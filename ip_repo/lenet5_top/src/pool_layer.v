==> flow/design.v <==
module pool_layer(
    input wire clk,
    input wire rst_n,
    input wire signed [8-1:0] quant_o_data_c0,
    input wire signed [8-1:0] quant_o_data_c1,
    input wire signed [8-1:0] quant_o_data_c2,
    input wire signed [8-1:0] quant_o_data_c3,
    input wire [3:0] pool_en,                                          
    output wire[3:0] pool_result_valid,
    output wire signed [8-1:0] pool_result_level1_c0,               
    output wire signed [8-1:0] pool_result_level1_c1,
    output wire signed [8-1:0] pool_result_level1_c2,
    output wire signed [8-1:0] pool_result_level1_c3,
    input wire[3:0] pool_o_width
    );
    pool_single_channel psc_0(
    .clk(clk),
    .rst_n(rst_n),
    .quant_o_data(quant_o_data_c0),
    .pool_single_channel_en(pool_en[0]),
    .pool_result_valid(pool_result_valid[0]),
    .pool_result_level1(pool_result_level1_c0),
    .pool_o_width(pool_o_width)
    );
    pool_single_channel psc_1(
    .clk(clk),
    .rst_n(rst_n),
    .quant_o_data(quant_o_data_c1),
    .pool_single_channel_en(pool_en[1]),
    .pool_result_valid(pool_result_valid[1]),
    .pool_result_level1(pool_result_level1_c1),
    .pool_o_width(pool_o_width)
    );
    pool_single_channel psc_2(
    .clk(clk),
    .rst_n(rst_n),
    .quant_o_data(quant_o_data_c2),
    .pool_single_channel_en(pool_en[2]),
    .pool_result_valid(pool_result_valid[2]),
    .pool_result_level1(pool_result_level1_c2),
    .pool_o_width(pool_o_width)
    );
    pool_single_channel psc_3(
    .clk(clk),
    .rst_n(rst_n),
    .quant_o_data(quant_o_data_c3),
    .pool_single_channel_en(pool_en[3]),
    .pool_result_valid(pool_result_valid[3]),
    .pool_result_level1(pool_result_level1_c3),
    .pool_o_width(pool_o_width)
    );
endmodule
module pool_single_channel(
    input wire clk,
    input wire rst_n,
    input wire signed [8-1:0] quant_o_data,
    input wire pool_single_channel_en,                           
    output wire pool_result_valid,
    output wire signed[8-1:0] pool_result_level1,                            
    input wire[3:0] pool_o_width
    );
    reg signed [8-1:0] reg_temp_level0;            
    reg counter_to_pool;                     
    always @ (posedge clk or negedge rst_n) begin
        if (!rst_n) begin
            counter_to_pool <= 1'b0;
        end
        else begin
            counter_to_pool <= (pool_single_channel_en) ? !counter_to_pool : 1'b0;
        end
    end
    always @ (posedge clk or negedge rst_n) begin
        if (!rst_n) begin
            reg_temp_level0 <= 32'd0;
        end
        else if (pool_single_channel_en && !counter_to_pool) begin
            reg_temp_level0 <= quant_o_data;
        end
        else begin
            reg_temp_level0 <= reg_temp_level0;
        end
    end
    wire signed[8-1:0] pool_result_level0;                             
    assign pool_result_level0 = (reg_temp_level0 > quant_o_data) ? reg_temp_level0 : quant_o_data;
    reg signed[8-1:0] temp_save_result_level0[0:11];                         
    reg[3:0] counter_save_tag;                   
    always @ (posedge clk or negedge rst_n) begin
        if (!rst_n) begin
            counter_save_tag <= 0;
        end
        else if (counter_to_pool == 1) begin
            counter_save_tag <= (counter_save_tag == pool_o_width - 1) ? 0 : counter_save_tag + 1;
        end
    end
    reg line_2_flag;     
    always @ (posedge clk or negedge rst_n) begin
        if (!rst_n) begin
            line_2_flag <= 0;
        end
        else if ((counter_to_pool == 1) && (counter_save_tag == (pool_o_width - 1))) begin
            line_2_flag <= !line_2_flag;
        end
    end
    integer i;
    always @ (posedge clk or negedge rst_n) begin
        if (!rst_n) begin
            for (i = 0; i < 12; i = i + 1) begin
                temp_save_result_level0[i] <= 0;
            end
        end
        else begin                     
            if ((counter_to_pool == 1) && (line_2_flag == 0)) begin
                temp_save_result_level0[counter_save_tag] <= pool_result_level0;
            end
        end
    end
    wire signed[8-1:0] temp_test;
    assign temp_test = temp_save_result_level0[pool_o_width - 1 - counter_save_tag];
    assign pool_result_level1 = (temp_test > pool_result_level0) ? temp_test : pool_result_level0;
    assign pool_result_valid = (counter_to_pool == 1) & line_2_flag;
endmodule
### From RTL to reports: pool_layer

What the tools print for pool_layer, step after step.
Line numbers count from 1 in the design file above.
Library cell names are shortened.
A cell with -- has no value.

* top: pool_layer
* clock: clk
* standard-cell library: sky130hd
* corner: tt_025C_1v80

### Word level

Counts by Yosys on the flattened word-level netlist (proc, flatten, opt, wreduce). Print and check cells are left out. Cells with the same type and inputs are merged into one.

* input port bits: 42
* bits in registers: 440
* output and inout port bits: 36
* word-level cells: 277

* add/subtract/negate cells: 9
* reductions and logical operators: 76
* bitwise gates (word level): 8
* equality and inequality tests: 92
* order comparisons: 8
* muxes and demuxes: 20

Operators by type and width (number)
* case mux 8 bit (select 12 bit): 4
* == test 4 x 3 -> 1 bit (second input constant): 32
* == test 4 x 32 -> 1 bit: 4
* == test 4 bit (second input constant): 32
* AND reduction 2 bit: 48
* == test 4 x 2 -> 1 bit (second input constant): 16
* greater-than comparator 8 bit: 8
* 2-to-1 mux 8 bit: 8
* == test 4 x 1 -> 1 bit (second input constant): 8
* logical NOT 4 bit: 8
* adder 4 x 1 -> 4 bit (second input constant): 4
* subtractor 4 bit: 4
* 2-to-1 mux 4 bit: 4
* logical AND 1 bit: 12
* logical NOT 1 bit: 8
* subtractor 4 x 1 -> 5 bit (second input constant): 1
* bitwise AND 1 bit: 4
* inverter 1 bit: 4
* 2-to-1 mux 1 bit: 4

### Logic depth

Depth = most cells in a row (Yosys ltp): at word level without a register or memory, in the mapped netlist without a sequential cell, where the memories' decode and read muxes count.

* depth in word-level cells: 6
* ABC_AREA: 0
* depth in mapped cells: 20
* depth with buffers taken out: 19

### Mapped cells and area

Yosys stat after the flow's synthesis: flattened, memories mapped to cells. It holds for the ABC_AREA given above (unset counts as 0); a run with the other value may have another netlist.

* synthesis area: 0.0230934 mm^2
* sequential part of the area: 0.0110106 mm^2
* standard cells after synthesis: 2505
* flip-flop cells: 440
* buffers: 162

Cell types
* dfrtp_1: number 440, total area 1.1E+04 um^2
* o21ai_0: number 326, total area 1.63E+03 um^2
* nand2_1: number 381, total area 1.43E+03 um^2
* ha_1: number 97, total area 1.21E+03 um^2
* a21oi_1: number 226, total area 1.13E+03 um^2
* mux2i_1: number 112, total area 1.12E+03 um^2
* nor2_1: number 225, total area 844.56 um^2
* mux4_2: number 22, total area 495.475 um^2
* clkbuf_1: number 127, total area 476.707 um^2
* nand3_1: number 66, total area 330.317 um^2
* inv_1: number 86, total area 322.81 um^2
* mux2_2: number 22, total area 247.738 um^2
* nor3_1: number 30, total area 150.144 um^2
* o211ai_1: number 19, total area 142.637 um^2
* o22ai_1: number 19, total area 118.864 um^2
* a211oi_1: number 15, total area 112.608 um^2
* nor2b_1: number 17, total area 106.352 um^2
* nand4_1: number 16, total area 100.096 um^2

Other cell types: 58; their cells: 259.
By module: a second synthesis without flattening, with its own total; a netlist apart from the flattened one above.

* cells (unflattened synthesis): 2520
* area total of the unflattened synthesis: 0.0232723 mm^2

Each row is one instance without its submodules.

Modules
* pool_single_channel: cells 630, area 0.0058181 mm^2, times used 4, sequential area 0.0027526 mm^2
* pool_layer: cells 0, area 0 mm^2, times used 1, sequential area 0 mm^2

### Timing after synthesis

Path of least setup slack by OpenSTA after synthesis, without wires, with an ideal clock, recovery checks aside; 20% of the period is set as input and as output delay. Where synthesis merged equal registers, the netlist keeps one of their names.

* kind: input port to output port
* start: in pool_o_width[0]
* end: out pool_result_level1_c2[2]
* arrival time: 6.537 ns
* period: 11.2 ns
* data required time: 8.960 ns
* launch time at the first pin: 2.240 ns
* output delay: 2.240 ns
* path buffers: 3
* input delay: 2.240 ns
* delay of the path: 4.297 ns
* stages on the path: 18
* setup slack: 2.423 ns
* period reached after synthesis: 8.777 ns

"delay of the path" is the arrival time less input delay plus setup time.
At an output port there is no setup time.
"stages on the path" counts driving pins, that of a launching flip-flop among them; a cell with two outputs on the path counts twice.
"period reached after synthesis" = period - worst setup slack (recovery checks aside). The figure is calculated, with input and output delays left at 20% of the set period.
Between the ends stands the longest chain of elaborated cells between them, by number of cells; it is not shown to be the way that was timed. Of several equally long chains one is given.
A line is the first line of the expression or statement that the cell stems from. Yosys adds cells for indexed reads and writes and turns some case tables into memories.

* cell sequence: inv_1 ha_1 fa_1 buf_2 buf_2 clkbuf_1 a21oi_1 a2111oi_0 a21oi_1 nor3_1 nor2_1 ha_1 a211o_1 nor4_1 o21ai_0 a41oi_1 clkinv_1 o21ai_0
* length of the longest elaborated chain: 6
* elaborated cells on any way between the ends: 17
* those cells by class: 2 x add/sub; 1 x compare; 11 x eq/ne; 2 x mux; 1 x reduce/logical

RTL lines, path after synthesis
* from (decl): line 14 `input wire[3:0] pool_o_width`
* subtractor 4 x 1 -> 5 bit: line 118 `assign temp_test = temp_save_result_level0[pool_o_width - 1 - counter_save_tag];`
* subtractor 4 bit: line 118
* == test 4 bit: line 118
* case mux 8 bit (select 12 bit): line 118
* greater-than comparator 8 bit: line 119 `assign pool_result_level1 = (temp_test > pool_result_level0) ? temp_test : pool_result_level0;`
* 2-to-1 mux 8 bit: line 119
* to (decl): line 12 `output wire signed [8-1:0] pool_result_level1_c2,`

### Path in the finished layout

Path of least setup slack in the final report of job 1 (OpenROAD, finished layout, wires in). Where an end is a register, its clock arrival counts in the times.

* kind: input port to output port
* start: in pool_o_width[0]
* end: out pool_result_level1_c2[5]
* launch time at the first pin: 2.40 ns
* output delay: 2.40 ns
* data required time: 9.60 ns
* setup slack: 0.57 ns
* path buffers: 3
* arrival time: 9.03 ns
* stages on the path: 21
* period: 12.0 ns
* input delay: 2.40 ns

Between the ends stands the longest chain of elaborated cells between them, by number of cells; it is not shown to be the way that was timed. Of several equally long chains one is given.

* cell sequence: clkdlybuf4s50_1 buf_4 inv_1 ha_1 xor2_1 ha_1 xnor2_2 nor2_1 a21o_1 a2111oi_0 a21oi_1 nor3_1 nor2_1 ha_1 a211o_1 nor4_1 o21ai_0 a41oi_1 clkinv_1 o21ai_0 clkdlybuf4s50_1
* length of the longest elaborated chain: 6
* elaborated cells on any way between the ends: 17
* those cells by class: 2 x add/sub; 1 x compare; 11 x eq/ne; 2 x mux; 1 x reduce/logical

RTL lines, path post-layout
* from (decl): line 14 `input wire[3:0] pool_o_width`
* subtractor 4 x 1 -> 5 bit: line 118 `assign temp_test = temp_save_result_level0[pool_o_width - 1 - counter_save_tag];`
* subtractor 4 bit: line 118
* == test 4 bit: line 118
* case mux 8 bit (select 12 bit): line 118
* greater-than comparator 8 bit: line 119 `assign pool_result_level1 = (temp_test > pool_result_level0) ? temp_test : pool_result_level0;`
* 2-to-1 mux 8 bit: line 119
* to (decl): line 12 `output wire signed [8-1:0] pool_result_level1_c2,`

Wiki page: pool_layer / flow data

2 stored runs of pool_layer in the flow (synthesis by Yosys, layout by OpenROAD, sky130hd cells), in arbitrary order. Constraints: input delay and output delay 20% of the set period each, output load 0.01 pF.
"period achieved" = clock period - worst setup slack. The figure is calculated, with input and output delays left at 20% of the set period.
"worst path time" means the part of the period allowed to the worst setup path (the constraints hold back 20% at inputs and 20% at outputs) less its slack; where the path has registers, the arrival times of their clocks count too.
"total design power" is the tool's figure for a default switching activity; nothing was simulated.

### Job 1

==> flow/run.sh <==
#!/bin/bash
# the make line also repeats the synthesis and layout settings of config.mk as NAME=value (left out here)
make -C /OpenROAD-flow-scripts/flow DESIGN_CONFIG=/design/flow/config.mk WORK_HOME=/design/flow/orfs CLKGATE_MAP_FILE= finish
==> flow/config.mk <==
export PLATFORM = sky130hd
export DESIGN_NAME = pool_layer
export DESIGN_NICKNAME = pool_layer
export VERILOG_FILES = /design/flow/design.v
export SDC_FILE = /design/flow/constraint.sdc
export NUM_CORES = 4
export LEC_CHECK = 0
export CAP_MARGIN = 20
export CORE_MARGIN = 2
export CORE_UTILIZATION = 40
export SLEW_MARGIN = 20
==> flow/constraint.sdc <==
create_clock -name core_clock -period 12.0 [get_ports {clk}]
set_input_delay 2.4000 -clock core_clock [delete_from_list [all_inputs] [get_ports {clk}]]
set_output_delay 2.4000 -clock core_clock [all_outputs]
set_load 0.01 [all_outputs]

Results of job 1:
- Die footprint: 0.0596703 mm^2
- Worst setup slack after layout: 0.565 ns
- Standard-cell area after layout: 0.026633 mm^2
- Utilization after routing: 0.464
- Total negative slack: 0.000 ns
- Period achieved: 11.435 ns
- Synthesis area: 0.0230934 mm^2
- Worst path time: 6.63 ns
- Worst setup path kind: input port to output port
- Total design power: 0.009211 W
- Worst-case hold slack: 0.473 ns

### Job 2

==> flow/run.sh <==
#!/bin/bash
# the make line also repeats the synthesis and layout settings of config.mk as NAME=value (left out here)
make -C /OpenROAD-flow-scripts/flow DESIGN_CONFIG=/design/flow/config.mk WORK_HOME=/design/flow/orfs CLKGATE_MAP_FILE= finish
==> flow/config.mk <==
export PLATFORM = sky130hd
export DESIGN_NAME = pool_layer
export DESIGN_NICKNAME = pool_layer
export VERILOG_FILES = /design/flow/design.v
export SDC_FILE = /design/flow/constraint.sdc
export NUM_CORES = 4
export LEC_CHECK = 0
export CAP_MARGIN = 15
export CELL_PAD_IN_SITES_GLOBAL_PLACEMENT = 0
export CORE_ASPECT_RATIO = 1.53
export CORE_MARGIN = 2
export CORE_UTILIZATION = 42
export CTS_CLUSTER_DIAMETER = 347
export GPL_TIMING_DRIVEN = 1
export HOLD_SLACK_MARGIN = 0.11
export PLACE_DENSITY_LB_ADDON = 0.25
export SETUP_SLACK_MARGIN = -0.29
export SLEW_MARGIN = 20
export TNS_END_PERCENT = 10
==> flow/constraint.sdc <==
create_clock -name core_clock -period 8.0 [get_ports {clk}]
set_input_delay 1.6000 -clock core_clock [delete_from_list [all_inputs] [get_ports {clk}]]
set_output_delay 1.6000 -clock core_clock [all_outputs]
set_load 0.01 [all_outputs]

Results of job 2:
- Die footprint: 0.0569183 mm^2
- Worst setup slack after layout: -0.206 ns
- Standard-cell area after layout: 0.0276465 mm^2
- Utilization after routing: 0.507
- Total negative slack: -1.441 ns
- Period achieved: 8.206 ns
- Synthesis area: 0.0230934 mm^2
- Worst path time: 5.01 ns
- Worst setup path kind: input port to output port
- Total design power: 0.014984 W
- Worst-case hold slack: 0.474 ns
